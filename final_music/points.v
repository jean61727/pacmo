==> flow/design.v <==
`timescale 1ns / 1ps
module points(display_clk, RST_N,BCD,point);
input  display_clk;
input [15:0] point;
input RST_N;
output reg [15:0]BCD = 0;
reg Zero_point =0;
reg [3:0] bcd1_NEXT=0;
reg [3:0] bcd2_NEXT =0;
reg [3:0] bcd3_NEXT =0;
reg [3:0] bcd4_NEXT=0;
reg [3:0] bcd1=0;
reg [3:0] bcd2=0;
reg [3:0] bcd3=0;
reg [3:0] bcd4=0;
	always@(*)begin
		bcd1=bcd1_NEXT;
		bcd2=bcd2_NEXT ;
		bcd3=bcd3_NEXT;
		bcd4=bcd4_NEXT;
		BCD = {bcd4,bcd3,bcd2,bcd1};
	end 
	always@(posedge display_clk or negedge RST_N)begin
		if(!RST_N)begin
			bcd1_NEXT = 0;
			bcd2_NEXT = 0;
			bcd3_NEXT = 0;
			bcd4_NEXT = 0;
			Zero_point =0;
		end
		else begin
			if(point < 4'd10)begin 
				Zero_point =0;
				bcd1_NEXT = point;
			end
			else begin 
				if (Zero_point==0)begin
					bcd1_NEXT = 0;
					Zero_point =1;
					if(bcd2 == 4'd9)begin
						bcd2_NEXT = 0;
						if(bcd3 == 4'd9)begin
							bcd3_NEXT = 0;
							bcd4_NEXT = bcd4 + 1;
						end
						else bcd3_NEXT = bcd3 + 1;
					end else bcd2_NEXT = bcd2 + 1;
				end
			end
		end
	end
endmodule
=== From RTL to reports: points ===
Tool output for the design above, in the order of the flow.
Line numbers count from 1 in the design file above.
Library cell names are shortened.
A cell with - has no value.

* Top: points
* Clock input: display_clk
* Standard-cell library: sky130hd
* Library corner: tt_025C_1v80

=== Elaborated design ===
Source: Yosys, flattened and elaborated, memories not mapped. Widths are those after wreduce. Registers that Yosys merges into a memory's read port (data or address) are not register bits. Print and check cells do not count. Equal cells are merged and count once.

* $add $sub $neg: 3
* Order comparisons: 1
* Eq/ne operators: 3
* Muxes and demuxes: 5
* Bitwise logic cells: 2
* Reduce/logical cells: 3

{| class="wikitable"
|+ Operators by type and width
! cell !! number
|-
| < comparator 16 x 4 -> 1 bit with constant B || 1
|-
| 2-to-1 mux 4 bit || 4
|-
| adder 4 x 1 -> 4 bit with constant B || 3
|-
| equality test 4 bit with constant B || 2
|-
| AND reduction 4 bit || 1
|-
| AND reduction 3 bit || 1
|-
| NOT 1 bit || 2
|-
| != test 2 x 1 -> 1 bit with constant B || 1
|-
| AND reduction 2 bit || 1
|-
| 2-to-1 mux 1 bit || 1
|}

* Bits in registers: 17
* Input bits: 18
* Output and inout bits: 16
* Cells after elaboration: 22

=== Longest topological paths ===
Depth = most cells in a row (Yosys ltp): at word level without a register or memory, in the mapped netlist without a sequential cell, where the memories' decode and read muxes count.

* Word-level depth: 3
* ABC_AREA: 1
* Mapped depth: 8
* Gate-level depth less buffers: 8

=== Netlist ===
Yosys stat after the flow's synthesis: flattened, memories mapped to cells. It holds for the ABC_AREA given above (unset counts as 0); a run with the other value may have another netlist.

* Standard cells after synthesis: 125
* Cell area after synthesis: 998.5 um^2
* Sequential part of the area: 425.4 um^2
* Flip-flops: 17
* Buffer cells: 4

{| class="wikitable"
|+ Cells by type
! cell type !! number !! total area (um^2)
|-
| dfrtp_1 || 17 || 425.408
|-
| nand2_1 || 38 || 142.637
|-
| nand3_1 || 14 || 70.067
|-
| nand4_1 || 10 || 62.56
|-
| nand3_4 || 2 || 35.034
|-
| xor2_1 || 4 || 35.034
|-
| nor2_4 || 3 || 33.782
|-
| inv_1 || 8 || 30.029
|-
| nor2_1 || 8 || 30.029
|-
| inv_2 || 5 || 18.768
|-
| nor2_2 || 3 || 18.768
|-
| ha_1 || 1 || 12.512
|-
| nand2_2 || 2 || 12.512
|-
| buf_6 || 1 || 11.261
|-
| nand2_4 || 1 || 11.261
|-
| buf_2 || 2 || 10.01
|-
| o21ai_2 || 1 || 8.758
|-
| a21boi_0 || 1 || 7.507
|}

Other cell types: 4; their cells: 4.

=== Worst setup path after synthesis ===
OpenSTA on the mapped netlist: ideal clock, no wires. The path of least setup slack (recovery checks aside). Input and output delay are each 20% of the period. Register names are those of the netlist, which keeps one name where synthesis merged equal registers.

* Path kind: register -> register
* Start: register bcd3_NEXT[1]
* End: register bcd4_NEXT[0]
* Period: 1.96 ns
* Setup time: 0.117 ns
* Launch time at the first pin: 0.000 ns
* Data arrival time: 1.080 ns
* Data required time: 1.843 ns
* Path slack: 0.763 ns
* Path delay: 1.197 ns
* Stages: 9
* Path buffers: 0
* Synthesis period reached: 1.197 ns

"path delay" = arrival - input delay + setup time.
"stages" counts driving pins, that of a launching flip-flop among them; a cell with two outputs on the path counts twice.
"synthesis period reached" = period - worst setup slack (recovery checks aside). The figure is calculated, with input and output delays left at 20% of the set period.
Between the ends stands the longest chain of elaborated cells between them, by number of cells; it is not shown to be the way that was timed. Of several equally long chains one is given.
A line is the first line of the expression or statement that the cell stems from. Yosys adds cells for indexed reads and writes and turns some case tables into memories.
A register here has more assigning lines than the two given.

* Path through: dfrtp_1 -> inv_1 -> nand2_1 -> nor2_2 -> inv_2 -> nor2_4 -> nand3_4 -> nand2_1 -> nand2_1
* Length of the longest elaborated chain: 2
* Elaborated cells on any way between the ends: 2
* Source lines of those cells: 1
* Those cells by class: 1 x eq/ne; 1 x reduce/logical

{| class="wikitable"
|+ RTL lines, path after synthesis
! item !! RTL line !! source
|-
| start: declaration || 10 || <nowiki>reg [3:0] bcd3_NEXT =0;</nowiki>
|-
| start: assignment || 27 || <nowiki>bcd3_NEXT = 0;</nowiki>
|-
| start: assignment || 46 || <nowiki>else bcd3_NEXT = bcd3 + 1;</nowiki>
|-
| equality test 4 bit || 42 || <nowiki>if(bcd3 == 4'd9)begin</nowiki>
|-
| AND reduction 4 bit || - ||
|-
| end: assignment || 28 || <nowiki>bcd4_NEXT = 0;</nowiki>
|-
| end: assignment || 44 || <nowiki>bcd4_NEXT = bcd4 + 1;</nowiki>
|-
| end: declaration || 11 || <nowiki>reg [3:0] bcd4_NEXT=0;</nowiki>
|}

=== Path in the finished layout ===
Path of least setup slack in the final report of stored run 2 (OpenROAD, finished layout, wires in). Where an end is a register, its clock arrival counts in the times.

* Path kind: register -> register
* Start: register bcd3_NEXT[1]
* End: register bcd4_NEXT[2]
* Period: 1.1 ns
* Setup time: 0.06 ns
* Launch time at the first pin: 0.25 ns
* Data arrival time: 1.42 ns
* Data required time: 1.29 ns
* Path slack: -0.14 ns
* Stages: 9
* Path buffers: 1

Between the ends stands the longest chain of elaborated cells between them, by number of cells; it is not shown to be the way that was timed. Of several equally long chains one is given.
A register here has more assigning lines than the two given.

* Path through: dfrtp_2 -> inv_2 -> nand2_2 -> nor2_4 -> inv_2 -> nor2_4 -> buf_6 -> nand4_1 -> nand2_2
* Length of the longest elaborated chain: 2
* Elaborated cells on any way between the ends: 2
* Source lines of those cells: 1
* Those cells by class: 1 x eq/ne; 1 x reduce/logical

{| class="wikitable"
|+ RTL lines, path post-layout
! item !! RTL line !! source
|-
| start: declaration || 10 || <nowiki>reg [3:0] bcd3_NEXT =0;</nowiki>
|-
| start: assignment || 27 || <nowiki>bcd3_NEXT = 0;</nowiki>
|-
| start: assignment || 46 || <nowiki>else bcd3_NEXT = bcd3 + 1;</nowiki>
|-
| equality test 4 bit || 42 || <nowiki>if(bcd3 == 4'd9)begin</nowiki>
|-
| AND reduction 4 bit || - ||
|-
| end: assignment || 28 || <nowiki>bcd4_NEXT = 0;</nowiki>
|-
| end: assignment || 44 || <nowiki>bcd4_NEXT = bcd4 + 1;</nowiki>
|-
| end: declaration || 11 || <nowiki>reg [3:0] bcd4_NEXT=0;</nowiki>
|}

2 stored runs of points in the flow (synthesis by Yosys, layout by OpenROAD, sky130hd cells), in arbitrary order. Constraints: input delay and output delay 20% of the set period each, output load 0.01 pF.
"achieved clock period" is the run's clock period less its worst setup slack. It is reckoned from that one timing run; input and output delays stay at 20% of the period that was set.
"critical setup path time" is the time allowed to the run's worst setup path (the clock period less input and output delay, where it has them) less its slack. Clock arrival times count: a late capture clock shortens it, a late launch clock lengthens it.

=== Stored run 1 ===
{| class="wikitable"
! Setting !! Value
|-
| period_ns || 1.46
|-
| CORE_UTILIZATION || 65
|-
| PLACE_DENSITY || 0.94
|-
| CELL_PAD_IN_SITES_DETAIL_PLACEMENT || 2
|-
| TNS_END_PERCENT || 25
|-
| GPL_TIMING_DRIVEN || 1
|-
| CTS_CLUSTER_SIZE || 83
|-
| CTS_CLUSTER_DIAMETER || 219
|-
| CAP_MARGIN || 25
|-
| CORE_MARGIN || 2
|-
| SLEW_MARGIN || 20
|}
No results, placement failed with GPL-0301.

=== Stored run 2 ===
{| class="wikitable"
! Setting !! Value
|-
| period_ns || 1.1
|-
| CORE_UTILIZATION || 24
|-
| SETUP_SLACK_MARGIN || 0.07
|-
| PLACE_DENSITY || 0.84
|-
| CORE_ASPECT_RATIO || 1.46
|-
| ABC_AREA || 1
|-
| CTS_CLUSTER_SIZE || 61
|-
| MAX_ROUTING_LAYER || met4
|-
| CAP_MARGIN || 20
|-
| CORE_MARGIN || 2
|-
| SLEW_MARGIN || 20
|-
! Result !! Value
|-
| Setup slack of the worst path || -0.136 ns
|-
| Final worst hold slack || 0.226 ns
|-
| Critical setup path time || 1.24 ns
|-
| Critical path type || register -> register
|-
| Post-synthesis cell area || 998.5 um^2
|-
| Total negative slack || -0.858 ns
|-
| Utilization of the finished layout || 0.444
|-
| Achieved clock period || 1.236 ns
|-
| Die size || 4701.4 um^2
|}
